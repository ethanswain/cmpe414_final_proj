==> flow/design.v <==
module MADcalc #(parameter scale_factor = 'h017C, POPSIZE =100,DATA_WIDTH = 8)(
    input logic clk,
    input logic rst,
    input logic[DATA_WIDTH -1:0] data_in,
    input logic data_rdy,
    input logic new_data,
    output logic data_vld,
    output logic rd_rqst,
    output logic [15:0]local_median,
    output logic [15:0]MAD,
    output logic [$clog2(POPSIZE)-1:0]addr_out,
    output logic [$clog2(POPSIZE)-1:0] counttillmean
);
logic [DATA_WIDTH-1:0]data_intr;
logic [15:0]local_median_d;
logic [15:0]local_median_q;
logic [15:0]MAD_d;
logic [15:0]MAD_q;
logic data_vld_calc;
logic data_vld_d;
logic data_vld_q;
logic [DATA_WIDTH-1:0]median;
logic curr_op_d;
logic curr_op_q;
logic [$clog2(POPSIZE)-1:0]addr_out_d;
logic [$clog2(POPSIZE)-1:0]addr_out_q;
logic rd_rqst_d;
logic rd_rqst_q;
logic [$clog2(POPSIZE)-1:0] counttillmean_d;
logic [$clog2(POPSIZE)-1:0] counttillmean_q;
assign data_vld = data_vld_q;
assign MAD = MAD_q;
assign local_median = local_median_q;
assign addr_out = addr_out_q;
assign rd_rqst = rd_rqst_q;
assign counttillmean = counttillmean_q;
enum {idle_state,calc_median_state,calc_dev_state,calc_MAD_state} curr_state, next_state;
   median_calc #(
       .POPSIZE(POPSIZE),
       .DATA_WIDTH(DATA_WIDTH)
    )
    median_calc(
        .clk(clk),
        .rst(rst),
        .data_in(data_intr),
        .data_rdy(data_rdy),
        .median(median),
        .data_vld(data_vld_calc)
    );
always_ff@(negedge clk or posedge rst) begin 
    if(rst)begin
        curr_state <= idle_state;
        local_median_q <='b0;
        MAD_q <= 'b0;
        curr_op_q <='b1;
        addr_out_q <= 'b0;
        data_vld_q <='b0;
        rd_rqst_q <='b0;
        counttillmean_q <='b0;
    end else begin
        curr_state <= next_state;
        local_median_q <= local_median_d;
        MAD_q <= MAD_d;
        curr_op_q <= curr_op_d;
        addr_out_q <=addr_out_d;
        data_vld_q <= data_vld_d;
        rd_rqst_q <= rd_rqst_d;
        counttillmean_q <= counttillmean_d;
    end
end
always_comb begin
    local_median_d = local_median_q;
    MAD_d = MAD_q;
    curr_op_d = curr_op_q;
    addr_out_d = addr_out_q;
    data_vld_d = data_vld_q;
    rd_rqst_d = rd_rqst_q;
    next_state = curr_state;
    rd_rqst_d = 'b0;
    data_intr = 'b0;
    counttillmean_d = counttillmean_q;
    case(curr_state)
        idle_state: begin
            data_vld_d = 'b0;
            if(new_data)begin
                next_state = calc_median_state;
                addr_out_d = 'b0;
                counttillmean_d = 'b0;
            end
        end
        calc_median_state: begin
            data_intr = data_in;
            if(addr_out_q != POPSIZE) begin
                addr_out_d = addr_out_q +1;
                rd_rqst_d = 'b1;
            end else if(addr_out_q == POPSIZE) begin
                if(data_vld_calc)begin
                    addr_out_d = 'b0;
                    next_state = calc_dev_state;
                    local_median_d[15:8] = median;
                end
            end
        end
        calc_dev_state: begin 
            if(data_in >= local_median_q[15:8]) begin
                data_intr = data_in - local_median_q[15:8];
            end else begin
                data_intr = local_median_q[15:8] - data_in;
            end
            if(data_in < local_median_q[15:8]) begin
                counttillmean_d = counttillmean_q +1;
            end
            if(addr_out_q != POPSIZE) begin
                addr_out_d = addr_out_q +1;
                rd_rqst_d = 'b1;
            end else if(addr_out_q == POPSIZE ) begin
                if(data_vld_calc)begin
                    addr_out_d = 'b0;
                    next_state = calc_MAD_state;
                    MAD_d[7:0] = median;
                end
            end
        end
        calc_MAD_state: begin
            MAD_d = MAD_q * scale_factor;
            data_vld_d = 'b1;
            next_state = idle_state;
        end
    endcase
end
endmodule
module median_calc #(parameter POPSIZE = 100,DATA_WIDTH = 8)(
    input logic clk,
    input logic rst,
    input logic [DATA_WIDTH-1:0] data_in,
    input logic data_rdy,
    output [DATA_WIDTH-1:0] median,
    output data_vld
);
logic [DATA_WIDTH-1:0] data_out_array[POPSIZE:0];
logic GT_array[POPSIZE:0];
logic [$clog2(POPSIZE):0] counter_d;
logic [$clog2(POPSIZE):0] counter_q;
logic [DATA_WIDTH-1:0] median_d;
logic [DATA_WIDTH-1:0] median_q;
logic data_vld_q;
logic data_vld_d;
logic reg_rst;
logic [DATA_WIDTH-1:0] data_in_d;
logic [DATA_WIDTH-1:0] data_in_q;
logic data_rdy_d;
logic data_rdy_q;
logic reg_rst_d;
logic reg_rst_q;
assign reg_rst = reg_rst_q;
assign data_rdy_d = data_rdy;
assign data_in_d = data_in;
assign GT_array[POPSIZE] = 0;
assign data_vld = data_vld_q;
assign median = median_q;
genvar i;
generate
  for (i = 0; i < POPSIZE; i++) begin : instance_gen
    if (i == 0) begin
      sort_reg #(
        .DATA_WIDTH(DATA_WIDTH)
      ) instance_0 (
        .clk(clk),
        .rst(rst || reg_rst),
        .GT_in(1'b0),
        .data_in(data_in),
        .prev_data('b0),
        .data_out(data_out_array[0]),
        .GT(GT_array[0]),
        .data_rdy(data_rdy)
      );
    end else begin
      sort_reg #(
        .DATA_WIDTH(DATA_WIDTH)
      ) instance_i (
        .clk(clk),
        .rst(rst || reg_rst),
        .GT_in(GT_array[i-1]),  
        .data_in(data_in),
        .prev_data(data_out_array[i-1]),  
        .data_out(data_out_array[i]),
        .GT(GT_array[i]),
        .data_rdy(data_rdy)
      );
    end
  end
endgenerate
always_ff@(negedge clk or posedge rst)begin
    if(rst)begin
        counter_q <= 'b0;
        median_q <= 'b0;
        data_vld_q <= 'b0;
        data_in_q <= 'b0;
        data_rdy_q <='b0;
        reg_rst_q <= 'b0;
    end else begin
        data_in_q <=data_in_d;
        data_rdy_q <=data_rdy_d;
        counter_q <= counter_d;
        median_q <= median_d;
        data_vld_q <= data_vld_d;
        reg_rst_q <= reg_rst_d;
    end
end
always_comb begin
    reg_rst_d = 'b0;
        data_vld_d = 'b0;
        counter_d = counter_q;
        median_d = median_q;
        if (counter_q == POPSIZE) begin
            median_d = (POPSIZE % 2 == 0) ? data_out_array[POPSIZE/2 - 1] : data_out_array[POPSIZE/2];
            reg_rst_d = 'b1;
            data_vld_d = 'b1;
            counter_d = 'b0;
        end else if(counter_q == 0) begin
            reg_rst_d ='b0;
        end
        if (data_rdy) begin
            counter_d = counter_q + 1;
        end
    end
endmodule
module sort_reg #(parameter DATA_WIDTH =8)(
    input logic clk,
    input logic rst,
    input logic GT_in,
    input logic [DATA_WIDTH-1:0] data_in,
    input logic [DATA_WIDTH-1:0] prev_data,
    input logic data_rdy,
    output logic [DATA_WIDTH-1:0] data_out,
    output logic GT
);
logic [DATA_WIDTH-1:0] data_out_d;
logic [DATA_WIDTH-1:0] data_out_q;
assign GT = (data_in >data_out_q);
assign data_out = data_out_q;
always_ff@(negedge clk or posedge rst)begin
    if(rst)begin
        data_out_q <= 'b0;
    end else begin
        data_out_q <= data_out_d;
    end
end
always_comb begin
    if(data_rdy) begin
        if(GT && GT_in)begin
            data_out_d = prev_data;
        end else if(GT && !GT_in) begin
            data_out_d = data_in;
        end else begin
            data_out_d = data_out_q;
        end
    end else begin
        data_out_d = data_out_q;
    end
end
endmodule
==> Reports on MADcalc <==
The steps from the RTL of MADcalc to its reports follow in flow order.
Lines are those of the file above, counted from 1.
Operators carry their Yosys type and port widths (W data, S select, Z words).
Cell names lack the library's common part.
{ "inputs": {"top": "MADcalc", "clock": "clk", "lib": "sky130hd", "pvt_corner": "tt_025C_1v80"} }

==> Word level <==
Source: Yosys, flattened and elaborated. Widths are those after wreduce. Registers that Yosys merges into a memory's read port (data or address) are not register bits. Print and check cells do not count. Equal cells are merged and count once.
{ "classes": {"n_div": 0, "shifts": 0, "n_mux": 125, "compare": 52, "addsub": 5, "n_logic": 1, "n_eq": 16, "mul": 1, "reduce_logical": 260} }
{ "ops": {"columns": ["cell", "count"], "rows": [
  ["$mux W8", 104],
  ["$gt A8 B8 Y1", 50],
  ["$mux W32", 7],
  ["$pmux W32 S4", 1],
  ["$mul A16 B7 Y14 const B", 1],
  ["$reduce_bool A2 Y1", 53],
  ["$reduce_and A2 Y1", 50],
  ["$logic_and A1 B1 Y1", 98],
  ["$eq A32 B2 Y1 const B", 2],
  ["$logic_not A1 Y1", 49],
  ["$mux W7", 5],
  ["$eq A32 B1 Y1 const B", 1],
  ["$logic_not A32 Y1", 1],
  ["$pmux W8 S2", 2],
  ["$pmux W7 S2", 2],
  ["$sub A8 B8 Y8", 2],
  ["$add A7 B1 Y7 const B", 2],
  ["$ne A2 B2 Y1 const B", 6],
  ["$reduce_and A4 Y1", 3],
  ["$add A8 B1 Y8 const B", 1],
  ["$eq A8 B7 Y1 const B", 1],
  ["$ge A8 B8 Y1", 1],
  ["$lt A8 B8 Y1", 1],
  ["$reduce_and A8 Y1", 1],
  ["$eq A7 B7 Y1 const B", 1],
  ["$ne A7 B7 Y1 const B", 1],
  ["$ne A3 B1 Y1 const B", 2],
  ["$ne A2 B1 Y1 const B", 2]
]} }
Not listed: further kinds 8, cells in them 10.
{ "bits": {"ff_bits": 489, "word_cells": 521, "clocked_rd_ports_x_width": 0, "memories": 0, "output_inout_bits": 48, "latchBits": 0, "romBits": 0, "ram_bits": 0, "in_bits": 12} }

==> Longest topological paths <==
Depth = most cells in a row (Yosys ltp): at word level without a register or memory, in the mapped netlist without a sequential cell, where the memories' decode and read muxes count.
{ "logic_depth": {"word_depth": 8, "ABC_AREA": 0, "ltp_mapped": 22, "mapped_depth_nobuf": 19} }

==> Netlist <==
The flow's flattened synthesis, as Yosys stat reports it; memories are mapped. The netlist is that of the ABC_AREA named above (0 if unset); the other value can give another one.
{ "mapped": {"cell_count": 3643, "flip_flops": 461, "sequential_area_um2": 11537.3, "buf_cells": 130, "area_um2": 33104.2} }
{ "types": {"columns": ["cell", "count", "area_total_um2"], "rows": [
  ["dfrtn_1", 460, 1.15E+04],
  ["ha_1", 445, 5567.84],
  ["mux2i_1", 228, 2.28E+03],
  ["nand2_1", 543, 2.04E+03],
  ["inv_1", 424, 1.59E+03],
  ["o21ai_0", 260, 1.3E+03],
  ["o221ai_1", 121, 1.06E+03],
  ["o21a_1", 106, 795.763],
  ["fa_1", 36, 720.691],
  ["a21oi_1", 138, 690.662],
  ["a21o_1", 91, 683.155],
  ["nand3_1", 104, 520.499],
  ["nor2b_1", 72, 450.432],
  ["clkbuf_1", 105, 394.128],
  ["nand4_1", 53, 331.568],
  ["mux2_2", 27, 304.042],
  ["a221o_1", 30, 300.288],
  ["nor2_1", 72, 270.259]
]} }
Other cell types: 46; their cells: 328.
By module: a second synthesis without flattening, with its own total; a netlist apart from the flattened one above.
{ "unflattened": {"cells_unflattened": 3329, "area_unflattened_um2": 35559.1} }
Each row is one instance without its submodules.
{ "by_module": {"columns": ["mod", "instances", "area_um2", "n_cells", "seq_area_um2"], "rows": [
  ["sort_reg #(DATA_WIDTH=8)", 50, 608.1, 56, 200.2],
  ["MADcalc", 1, 4404.2, 468, 1102.3],
  ["median_calc", 1, 750.7, 61, 425.4]
]} }

Settings and measured results of 2 stored flow runs for module MADcalc (sky130hd), not sorted in any way. The constraints put input and output delay at 20% of the set period each and load the outputs with 0.01 pF.
"finish__power__total" is the tool's figure for a default switching activity; nothing was simulated.

settings of entry A
{
  "period_ns": 21.5,
  "SETUP_SLACK_MARGIN": 2.26,
  "CAP_MARGIN": 20,
  "CORE_MARGIN": 2,
  "CORE_UTILIZATION": 40,
  "SLEW_MARGIN": 20
}
report of entry A
yosys chip area after synthesis (um^2): 33104.2
finish__design__die__area: 85077.2
finish__design__instance__utilization: 0.4656
finish__timing__setup__ws: 2.353
finish__power__total: 4.510e-03

settings of entry B
{
  "period_ns": 15.5,
  "CORE_UTILIZATION": 50,
  "SETUP_SLACK_MARGIN": -0.1,
  "PLACE_DENSITY_LB_ADDON": 0.04,
  "CELL_PAD_IN_SITES_DETAIL_PLACEMENT": 0,
  "GPL_TIMING_DRIVEN": 0,
  "GPL_ROUTABILITY_DRIVEN": 0,
  "CTS_CLUSTER_SIZE": 94,
  "CAP_MARGIN": 0,
  "SLEW_MARGIN": 20,
  "CORE_MARGIN": 2
}
report of entry B
yosys chip area after synthesis (um^2): 33104.2
finish__design__die__area: 68282.9
finish__design__instance__utilization: 0.5729
finish__timing__setup__ws: 0.073
finish__power__total: 6.198e-03
