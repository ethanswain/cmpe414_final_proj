==> flow/design.v <==
`timescale 1ns / 1ps
module chi_squared #(parameter DoF = 5, POPSIZE = 100)(
    input logic clk,
    input logic rst,
    input logic [$clog2(POPSIZE)+7:0]O_in,
    input logic data_rdy,
    input logic calc_done,
    output logic rd_rqst,
    output logic [31:0]chi_out,
    output logic data_vld
);
logic [$clog2(POPSIZE)+7:0] O_in_q;
logic [$clog2(POPSIZE)+7:0] O_in_d;
logic rd_rqst_d;
logic rd_rqst_q;
logic [2*$clog2(POPSIZE)+7:0] chi_out_d;
logic [2*$clog2(POPSIZE)+7:0] chi_out_q;
logic [7:0] counter_d;
logic [7:0] counter_q;
logic [7:0] sum_counter_d;
logic [7:0] sum_counter_q;
logic [2*$clog2(POPSIZE)+7:0] tmp_sum_d;
logic [2*$clog2(POPSIZE)+7:0] tmp_sum_q;
logic [$clog2(POPSIZE)+7:0] E_d;
logic [$clog2(POPSIZE)+7:0] E_q;
logic data_vld_q;
logic data_vld_d;
logic [15:0] k_values[0:5];
assign O_in_d = O_in;
assign chi_out = chi_out_q;
assign chi_out = chi_out_q;
assign data_vld = data_vld_q;
assign rd_rqst = rd_rqst_q;
enum{idle_state, run_state,calc_state} curr_state, next_state;
always_ff@(posedge clk or posedge rst)begin
    if(rst)begin
        chi_out_q <='b0;
        curr_state = idle_state;
        O_in_q <='b0;
        counter_q <= 'b0;
        sum_counter_q <= 'b0;
        tmp_sum_q <= 'b0;
        E_q <= 'b0;
        data_vld_q <= 'b0;
        rd_rqst_q <= 'b0;
        k_values[0] <= 'h004B;
        k_values[1] <= 'h0057;
        k_values[2] <= 'h007C;
        k_values[3] <= 'h0072;
        k_values[4] <= 'h008A;
        k_values[5] <= 'h0072;
    end else begin
        rd_rqst_q <= rd_rqst_d;
        curr_state = next_state;
        chi_out_q <= chi_out_d;
        E_q <= E_d;
        O_in_q <= O_in_d;
        counter_q <= counter_d;
        sum_counter_q <=sum_counter_d;
        tmp_sum_q <= tmp_sum_d;
        data_vld_q <= data_vld_d;
    end
 end
 always_comb begin
    next_state = curr_state;
    chi_out_d = chi_out_q;
    E_d = E_q;
    counter_d = counter_q;
    sum_counter_d =sum_counter_q;
    tmp_sum_d = tmp_sum_q;
    data_vld_d = 'b0;
    rd_rqst_d = 'b0;
    case(curr_state)
        idle_state: begin
            if(calc_done)begin
                next_state = run_state;
                data_vld_d = 0;
                tmp_sum_d = 'b0;
                rd_rqst_d = 'b1;
            end
        end
        run_state: begin
            if(sum_counter_q > DoF) begin
                sum_counter_d = 'b0;
                data_vld_d = 'b1;
                next_state = idle_state;
            end else if(data_rdy) begin
                E_d = k_values[sum_counter_q] * POPSIZE;
                sum_counter_d = sum_counter_q +1;
                next_state = calc_state;
            end
        end
        calc_state: begin
             if(counter_q == 'd3) begin
                    if(E_q > O_in_q) begin
                        tmp_sum_d = E_q - O_in_q;
                    end else begin
                        tmp_sum_d = (O_in_q - E_q);
                    end
                    counter_d = counter_q +1;
             end else if(counter_q == 'd5) begin
                 tmp_sum_d = tmp_sum_q * tmp_sum_q;
                 counter_d = counter_q +1;
             end else if(counter_q == 'd6) begin
                 tmp_sum_d = tmp_sum_q / E_q;
                 counter_d = counter_q +1;
             end else if(counter_q == 'd7) begin
                 counter_d = counter_q +1;
                 counter_d = 'b0;
                 next_state = run_state;
                 chi_out_d = chi_out_q + tmp_sum_q;
                 rd_rqst_d = 'b1;
             end else begin
                counter_d = counter_q +1;
             end
        end
        default: begin
            next_state = idle_state;
        end
    endcase
 end
endmodule
Step by step through the tools: chi_squared
What the tools print for chi_squared, step after step.
Lines are those of the file above, counted from 1.
Cell names lack the library's common part.
The mark -- stands for no value.
- top: chi_squared
- clock input: clk
- cell library: sky130hd
- timing corner: tt_025C_1v80

Elaborated design
Source: Yosys, flattened and elaborated. Widths are those after wreduce. Registers that Yosys merges into a memory's read port (data or address) are not register bits. Print and check cells do not count. Equal cells are merged and count once.
- add/sub/neg operators at 5
- multiply operators: 2
- div/mod/pow operators: 1
- noted order comparisons: 2
- noted equal/unequal tests: 18
- muxes and demuxes at 32
- noted bitwise logic cells: 4
- noted reduce/logical cells: 10
- operators with widths (operator ; count):
    multiplier 22 x 22 -> 22 bit ; 1
    divider 22 x 15 -> 22 bit ; 1
    2-to-1 mux 32 bit ; 7
    2-to-1 mux 22 bit ; 5
    case mux 32 bit (select 3 bit) ; 1
    multiplier 16 x 5 -> 13 bit with constant B ; 1
    case mux 16 bit (select 5 bit) ; 1
    2-to-1 mux 16 bit ; 3
    2-to-1 mux 8 bit ; 6
    case mux 22 bit (select 2 bit) ; 1
    subtractor 15 x 15 -> 16 bit ; 2
    equality test 32 x 1 -> 1 bit with constant B ; 1
    equality test 32 x 2 -> 1 bit with constant B ; 1
    zero test 32 bit ; 1
    equality test 8 x 3 -> 1 bit with constant B ; 3
    adder 22 bit ; 1
    adder 8 x 1 -> 8 bit with constant B ; 2
    greater-than comparator 15 bit ; 1
    inequality test 2 bit with constant B ; 5
    equality test 8 x 2 -> 1 bit with constant B ; 1
    greater-than comparator 8 x 3 -> 1 bit with constant B ; 1
    2-to-1 mux 1 bit ; 7
    equality test 3 x 2 -> 1 bit with constant B ; 2
    equality test 3 bit with constant B ; 2
    AND reduction 3 bit ; 2
    AND reduction 6 bit ; 1
    AND reduction 5 bit ; 1
    NOT 1 bit ; 4
Not listed: further kinds 8, cells in them 9.
- register bits: 122
- input port bits: 19
- output and inout bits at 34
- word-level cells at 83

Longest topological paths
Depth = most cells in a row (Yosys ltp): at word level without a register or memory, in the mapped netlist without a sequential cell, where the memories' decode and read muxes count.
- depth in word-level cells: 7
- noted ABC_AREA: 0
- mapped depth: 210
- mapped depth without buffers: 195

Synthesis result
Source: synth_stat.txt of the flow (Yosys; design flattened, memories mapped). It holds for the ABC_AREA given above (unset counts as 0); a run with the other value may have another netlist.
- cells by type (type ; count ; area in all (um^2)):
    ha_1 ; 337 ; 4.22E+03
    fa_1 ; 155 ; 3.1E+03
    dfrtp_1 ; 92 ; 2.3E+03
    inv_1 ; 307 ; 1.15E+03
    xnor2_1 ; 92 ; 805.773
    nand2_1 ; 206 ; 773.242
    mux2_2 ; 68 ; 765.734
    a21oi_1 ; 142 ; 710.682
    nor2_1 ; 189 ; 709.43
    o21ai_0 ; 130 ; 650.624
    o21a_1 ; 73 ; 548.026
    nor3_1 ; 83 ; 415.398
    xor2_1 ; 46 ; 402.886
    a21o_1 ; 45 ; 337.824
    and2_1 ; 52 ; 325.312
    mux2i_1 ; 28 ; 280.269
    clkbuf_1 ; 73 ; 274.013
    o31ai_1 ; 29 ; 217.709
Other cell types: 82; their cells: 443.
- standard cells after synthesis at 2590
- noted chip area (Yosys): 21364.2 um^2
- noted sequential area: 2328.5 um^2
- flip-flops: 93
- buffers: 89

Worst setup path after synthesis
OpenSTA on the mapped netlist: ideal clock, no wires. The path of least setup slack (recovery checks aside). Input and output delay are each 20% of the period. Register names are those of the netlist, which keeps one name where synthesis merged equal registers.
- kind: reg2reg
- from: register tmp_sum_q[3]
- to: register tmp_sum_q[0]
- period: 54800 ps
- library setup time: 140 ps
- launch time at the first pin at 0 ps
- arrival at 39799 ps
- required time: 54660 ps
- noted setup slack: 14860 ps
- path delay at 39939 ps
- noted stages on the path: 187
- buffers on the path: 17
- period reached after synthesis: 39940 ps
"path delay" is the arrival time less input delay plus setup time.
"stages on the path": output pins that drive a net of the path, with the launching flip-flop's if there is one; two outputs of one cell count as two.
"period reached after synthesis" is the clock period less the worst setup slack; recovery checks do not enter. This is arithmetic on one report: input and output delays are still those of the set period (20% each).
Between the ends stands the longest chain of elaborated cells between them, by number of cells; it is not shown to be the way that was timed. Of several equally long chains one is given.
Each line given opens the expression or statement behind the cell; cells for indexed reads and writes are added by Yosys, which also makes memories of some case tables.
- path through: dfrtp_1 -> or4_1 -> nor4_2 -> nand4_1 -> a21boi_1 -> ha_1 -> or4b_2 -> a21oi_1 -> nor2_1 -> ha_1 -> a21oi_1 -> nand2_1 -> and2_1 -> a22oi_1 -> inv_1 -> ha_1 -> or4_1 -> and3_1 -> (+151 left out) -> o21a_1 -> o21a_1 -> o21a_1 -> o21a_1 -> o21ai_0 -> nand2b_1 -> a21oi_1 -> nor2b_1 -> o21ai_0 -> nand2b_1 -> a21oi_1 -> nor2b_1 -> o21ai_0 -> nand2b_1 -> a21oi_1 -> nand3_1 -> o311ai_1 -> o211ai_1
- cells in the longest elaborated chain at 5
- elaborated cells on any way between the ends: 5
- RTL lines with such cells at 5
- classes of those cells: 1 x div; 4 x mux
- ends and longest elaborated chain, after synthesis (what ; line ; RTL):
    from (decl) ; 23 ; logic [2*$clog2(POPSIZE)+7:0] tmp_sum_q;
    from (assign) ; 42 ; tmp_sum_q <= 'b0;
    from (assign) ; 60 ; tmp_sum_q <= tmp_sum_d;
    divider 22 x 15 -> 22 bit ; 105 ; tmp_sum_d = tmp_sum_q / E_q;
    2-to-1 mux 22 bit ; 104 ; end else if(counter_q == 'd6) begin
    2-to-1 mux 22 bit ; 101 ; end else if(counter_q == 'd5) begin
    2-to-1 mux 22 bit ; 94 ; if(counter_q == 'd3) begin
    case mux 22 bit (select 2 bit) ; 73 ; case(curr_state)
    to (assign) ; 42 ;
    to (assign) ; 60 ;
    to (decl) ; 23 ;

Path in the finished layout
Path of least setup slack in the final report of record 1 (OpenROAD, finished layout, wires in). Where an end is a register, its clock arrival counts in the times.
The path's times are printed in steps of 10 ps; the period is the one set.
- kind: reg2reg
- from: register tmp_sum_q[2]
- to: register tmp_sum_q[0]
- period: 63600 ps
- library setup time: 150 ps
- launch time at the first pin at 380 ps
- arrival at 47970 ps
- required time: 63820 ps
- noted setup slack: 15840 ps
- noted stages on the path: 177
- buffers on the path: 2
Between the ends stands the longest chain of elaborated cells between them, by number of cells; it is not shown to be the way that was timed. Of several equally long chains one is given.
- path through: dfrtp_1 -> buf_4 -> or4_1 -> nor4_2 -> nand4_1 -> a21boi_1 -> ha_1 -> or4b_2 -> a21oi_1 -> nor2_1 -> ha_1 -> a21oi_1 -> nand2_1 -> and2_1 -> a22oi_1 -> inv_1 -> ha_1 -> or4_1 -> (+141 left out) -> ha_1 -> o21a_1 -> o21a_1 -> o21a_1 -> o21ai_0 -> nand2b_1 -> a21oi_1 -> nor2b_1 -> o21ai_0 -> nand2b_1 -> a21oi_1 -> nor2b_1 -> o21ai_0 -> nand2b_1 -> a21oi_1 -> nand3_1 -> o311ai_1 -> o211ai_1
- cells in the longest elaborated chain at 5
- elaborated cells on any way between the ends: 5
- RTL lines with such cells at 5
- classes of those cells: 1 x div; 4 x mux
- ends and longest elaborated chain, after layout (what ; line ; RTL):
    from (decl) ; 23 ; logic [2*$clog2(POPSIZE)+7:0] tmp_sum_q;
    from (assign) ; 42 ; tmp_sum_q <= 'b0;
    from (assign) ; 60 ; tmp_sum_q <= tmp_sum_d;
    divider 22 x 15 -> 22 bit ; 105 ; tmp_sum_d = tmp_sum_q / E_q;
    2-to-1 mux 22 bit ; 104 ; end else if(counter_q == 'd6) begin
    2-to-1 mux 22 bit ; 101 ; end else if(counter_q == 'd5) begin
    2-to-1 mux 22 bit ; 94 ; if(counter_q == 'd3) begin
    case mux 22 bit (select 2 bit) ; 73 ; case(curr_state)
    to (assign) ; 42 ;
    to (assign) ; 60 ;
    to (decl) ; 23 ;

Subject: flow runs of chi_squared

Hi,

Top module chi_squared; platform sky130hd; tools Yosys and OpenROAD; 2 stored runs in no particular order. Input and output delays are each 20% of the period that was set; the output load is 0.01 pF.
By "period achieved" is meant the clock period of the run minus its worst setup slack. This is arithmetic on one report: input and output delays are still those of the set period (20% each).
"worst setup path time": the worst setup path's part of the clock period (all of it between registers, 20% less for each end at a port) less its slack. A launch clock that arrives late makes it longer, a capture clock that arrives late makes it shorter.
"worst setup path time" is known to 10 ps.

Record 1
Settings were period_ns = 63.6; CORE_UTILIZATION = 27; SETUP_SLACK_MARGIN = -2.0; PLACE_DENSITY_LB_ADDON = 0.13; CORE_MARGIN = 4; ABC_AREA = 0; GPL_ROUTABILITY_DRIVEN = 0; CTS_CLUSTER_DIAMETER = 115; MIN_ROUTING_LAYER = met2; CAP_MARGIN = 20; SLEW_MARGIN = 20
- noted the Yosys chip area after synthesis: 21364.2 um^2
- die size at 83691.6 um^2
- noted the area of the standard cells in the finished layout: 23328.6 um^2
- post-route utilization: 29.9%
- setup slack of the critical path at 15843 ps
- noted the setup TNS: 0 ps
- worst hold slack after layout at 480 ps
- noted the period achieved: 47757 ps
- noted the worst setup path time: 47760 ps
- critical path type: reg2reg

Record 2
Settings were period_ns = 46.2; CORE_UTILIZATION = 17; SETUP_SLACK_MARGIN = -2.0; PLACE_DENSITY_LB_ADDON = 0.02; CORE_ASPECT_RATIO = 0.89; CELL_PAD_IN_SITES_DETAIL_PLACEMENT = 1; TNS_END_PERCENT = 25; GPL_TIMING_DRIVEN = 1; CTS_CLUSTER_SIZE = 70; CTS_CLUSTER_DIAMETER = 383; CAP_MARGIN = 20; CORE_MARGIN = 2; SLEW_MARGIN = 20
- noted the Yosys chip area after synthesis: 21364.2 um^2
- die size at 128527.0 um^2
- noted the area of the standard cells in the finished layout: 24337.1 um^2
- post-route utilization: 19.5%
- setup slack of the critical path at 1698 ps
- noted the setup TNS: 0 ps
- worst hold slack after layout at 492 ps
- noted the period achieved: 44502 ps
- noted the worst setup path time: 44500 ps
- critical path type: reg2reg

Regards
